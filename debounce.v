==> flow/design.v <==
module debounce #(parameter DELAY=270000)    
	        (input reset, clock, noisy,
	         output reg clean);
   reg [18:0] count;
   reg new;
   always @(posedge clock)
     if (reset)
       begin
	  count <= 0;
	  new <= noisy;
	  clean <= noisy;
       end
     else if (noisy != new)
       begin
	  new <= noisy;
	  count <= 0;
       end
     else if (count == DELAY)
       clean <= new;
     else
       count <= count+1;
endmodule
======== Step by step through the tools: debounce ========
Tool output for the design above, in the order of the flow.
Line numbers count from 1 in the design file above.
The mark n/a stands for no value.
inputs
  design top .............................. debounce
  clock input ............................. clock
  cell library ............................ sky130hd
  library corner .......................... tt_025C_1v80

======== Word level ========
Source: Yosys, flattened and elaborated, memories not mapped. Widths are those after wreduce. Registers that Yosys merges into a memory's read port (data or address) are not register bits. Print and check cells do not count.
word-level totals
  elaborated cells ........................ 16
  clocked read ports x word width ......... 0
  bits in read-only memories .............. 0
  memories kept ........................... 0
  flip-flop bits (word level) ............. 21
  output and inout port bits .............. 1
  memory bits (writable) .................. 0
  bits of input ports ..................... 3
  latch bits .............................. 0
cells by class
  multiply operators ...................... 0
  add/subtract/negate cells ............... 1
  divide/modulo/power cells ............... 0
  mux-type cells .......................... 5
  shift-type cells ........................ 0
  bitwise logic cells ..................... 0
  reduce/logical cells .................... 4
  order comparisons ....................... 0
  eq/ne operators ......................... 3
operators with widths
  operator                                number
  adder 19 x 1 -> 19 bit with constant B  1
  equality test 19 bit with constant B    1
  2-to-1 mux 1 bit                        5
  nonzero test 2 bit                      2
  != test 2 bit with constant B           1
  AND reduction 2 bit                     1
  OR reduction 2 bit                      1
  != test 1 bit                           1

======== Logic depth ========
Depth = most cells in a row (Yosys ltp): at word level without a register or memory, in the mapped netlist without a sequential cell, where the memories' decode and read muxes count.
depth
  depth in word-level cells ............... 4
  ABC_AREA ................................ 0
  mapped depth ............................ 6
  mapped depth without buffers ............ 6

======== Netlist ========
Yosys stat after the flow's synthesis: flattened, memories mapped to cells. It holds for the ABC_AREA given above (unset counts as 0); a run with the other value may have another netlist.
The area totals of this step are shown rounded.
mapped netlist
  mapped cells ............................ 117
  flip-flop cells ......................... 21
  buffers ................................. 1
  synthesis area .......................... 1,071 um^2
  sequential part of the area ............. 440.4 um^2
cell types
  type                       number  total area (um^2)
  sky130_fd_sc_hd__dfxtp_1   19      380.365
  sky130_fd_sc_hd__xnor2_1   9       78.826
  sky130_fd_sc_hd__edfxtp_1  2       60.058
  sky130_fd_sc_hd__nor2_1    13      48.797
  sky130_fd_sc_hd__nor4_1    7       43.792
  sky130_fd_sc_hd__nand4_4   2       42.541
  sky130_fd_sc_hd__nand3_1   8       40.038
  sky130_fd_sc_hd__nand2_1   10      37.536
  sky130_fd_sc_hd__xor2_1    4       35.034
  sky130_fd_sc_hd__nand4_1   5       31.28
  sky130_fd_sc_hd__mux2i_1   3       30.029
  sky130_fd_sc_hd__ha_1      2       25.024
  sky130_fd_sc_hd__or3_1     4       25.024
  sky130_fd_sc_hd__inv_1     6       22.522
  sky130_fd_sc_hd__nor4b_1   2       17.517
  sky130_fd_sc_hd__o21ai_0   3       15.014
  sky130_fd_sc_hd__nor4_2    1       12.512
  sky130_fd_sc_hd__mux2_2    1       11.261
Not listed: further types 14, cells in them 16.

======== Worst setup path after synthesis ========
Source: OpenSTA report_checks on the synthesized netlist (no wires, ideal clock, input and output delay 20% of the period each), path of least setup slack; recovery checks are left aside. Register names are those of the netlist, which keeps one name where synthesis merged equal registers.
timing path after synthesis
  kind .................................... register -> register
  start point ............................. register count[0]
  end point ............................... register clean
  arrival time ............................ 1,291 ps
  data required time ...................... 1,579 ps
  stages .................................. 7
  buffers on the path ..................... 0
  library setup time ...................... 291 ps
  time at the first pin ................... 0 ps
  clock period ............................ 1,870 ps
  path delay .............................. 1,582 ps
  slack ................................... 288 ps
  period reached after synthesis .......... 1,582 ps
"path delay" is the arrival time less input delay plus setup time.
"stages": output pins that drive a net of the path, with the launching flip-flop's if there is one; two outputs of one cell count as two.
"period reached after synthesis" is the clock period less the worst setup slack; recovery checks do not enter. This is arithmetic on one report: input and output delays are still those of the set period (20% each).
Between the ends stands the longest chain of elaborated cells between them, by number of cells; it is not shown to be the way that was timed. Of several equally long chains one is given.
A line is the first line of the expression or statement that the cell stems from. Yosys adds cells for indexed reads and writes and turns some case tables into memories.
At most two assigning lines are given for a register; there are more.
Only ways into the end's enable, where the timed path ends, are counted here.
on the way, after synthesis
  path through ............................ sky130_fd_sc_hd__dfxtp_1 sky130_fd_sc_hd__inv_1 sky130_fd_sc_hd__ha_1 sky130_fd_sc_hd__nor4bb_1 sky130_fd_sc_hd__nand3_1 sky130_fd_sc_hd__nor3_2 sky130_fd_sc_hd__a21o_1
  cells in the longest elaborated chain ... 3
  elaborated cells on any way between the ends .. 3
  source lines of those cells ............. 1
  classes of those cells .................. eq/ne: 1; reduce/logical: 2
ends and longest elaborated chain, after synthesis
  what                  RTL line  text
  start, declared       4         reg [18:0] count;
  start, assigned       9         count <= 0;
  start, assigned       21        count <= count+1;
  equality test 19 bit  18        else if (count == DELAY)
  nonzero test 2 bit    n/a
  AND reduction 2 bit   n/a
  end, assigned         11        clean <= noisy;
  end, assigned         19        clean <= new;
  end, declared         3         output reg clean);

======== Worst path after layout ========
Path of least setup slack in the final report of run 1 (OpenROAD, finished layout, wires in). Where an end is a register, its clock arrival counts in the times.
The report prints the path's times to 10 ps; the period is as set.
timing path post-layout
  kind .................................... input -> register
  start point ............................. input port noisy
  end point ............................... register new
  clock period ............................ 3,460 ps
  library setup time ...................... 350 ps
  external input delay .................... 690 ps
  buffers on the path ..................... 2
  arrival time ............................ 2,320 ps
  stages .................................. 5
  slack ................................... 1,040 ps
  time at the first pin ................... 690 ps
  data required time ...................... 3,370 ps
Between the ends stands the longest chain of elaborated cells between them, by number of cells; it is not shown to be the way that was timed. Of several equally long chains one is given.
Only ways into the end's enable, where the timed path ends, are counted here.
on the way, post-layout
  path through ............................ sky130_fd_sc_hd__clkdlybuf4s50_1 sky130_fd_sc_hd__xor2_1 sky130_fd_sc_hd__nor2_1 sky130_fd_sc_hd__inv_1 sky130_fd_sc_hd__buf_1
  cells in the longest elaborated chain ... 2
  elaborated cells on any way between the ends .. 2
  source lines of those cells ............. 1
  classes of those cells .................. eq/ne: 1; reduce/logical: 1
ends and longest elaborated chain, post-layout
  what                RTL line  text
  start, declared     2         (input reset, clock, noisy,
  != test 1 bit       13        else if (noisy != new)
  nonzero test 2 bit  n/a
  end, assigned       10        new <= noisy;
  end, assigned       15        new <= noisy;
  end, declared       5         reg new;

Subject: debounce on sky130hd, stored results

Hello all,

Measured results for debounce: 2 stored runs of the Yosys and OpenROAD flow on sky130hd. The settings differ; the order carries no meaning. The constraints put input and output delay at 20% of the set period each and load the outputs with 0.01 pF.
"clock period reached" is the run's clock period less its worst setup slack. It is reckoned from that one timing run; input and output delays stay at 20% of the period that was set.
"total design power": no workload was simulated; the value follows from the tool's default switching activity.
Results are given in rounded form.

---- run 1 ----
settings
  period_ns = 3.46
  CORE_UTILIZATION = 28
  PLACE_DENSITY_LB_ADDON = 0.04
  CORE_ASPECT_RATIO = 1.33
  ABC_AREA = 0
  GPL_TIMING_DRIVEN = 0
  CAP_MARGIN = 40
  MAX_ROUTING_LAYER = met4
  CORE_MARGIN = 2
  SLEW_MARGIN = 20
results
  chip area after synthesis (Yosys) ....... 1,071 um^2
  total die area .......................... 4,341 um^2
  total design power ...................... 0.0004405 W
  final worst hold slack .................. 502 ps
  post-route setup TNS .................... 0 ps
  lowest setup slack ...................... 1,044 ps
  standard-cell area after routing ........ 1,196 um^2
  clock period reached .................... 2,416 ps

---- run 2 ----
settings
  period_ns = 2.43
  CORE_UTILIZATION = 64
  SETUP_SLACK_MARGIN = 0.45
  PLACE_DENSITY_LB_ADDON = 0.28
  CELL_PAD_IN_SITES_GLOBAL_PLACEMENT = 3
  CAP_MARGIN = 20
  SLEW_MARGIN = 25
  CORE_MARGIN = 2
results
  no final report: placement broke off with FLW-0024

Thanks
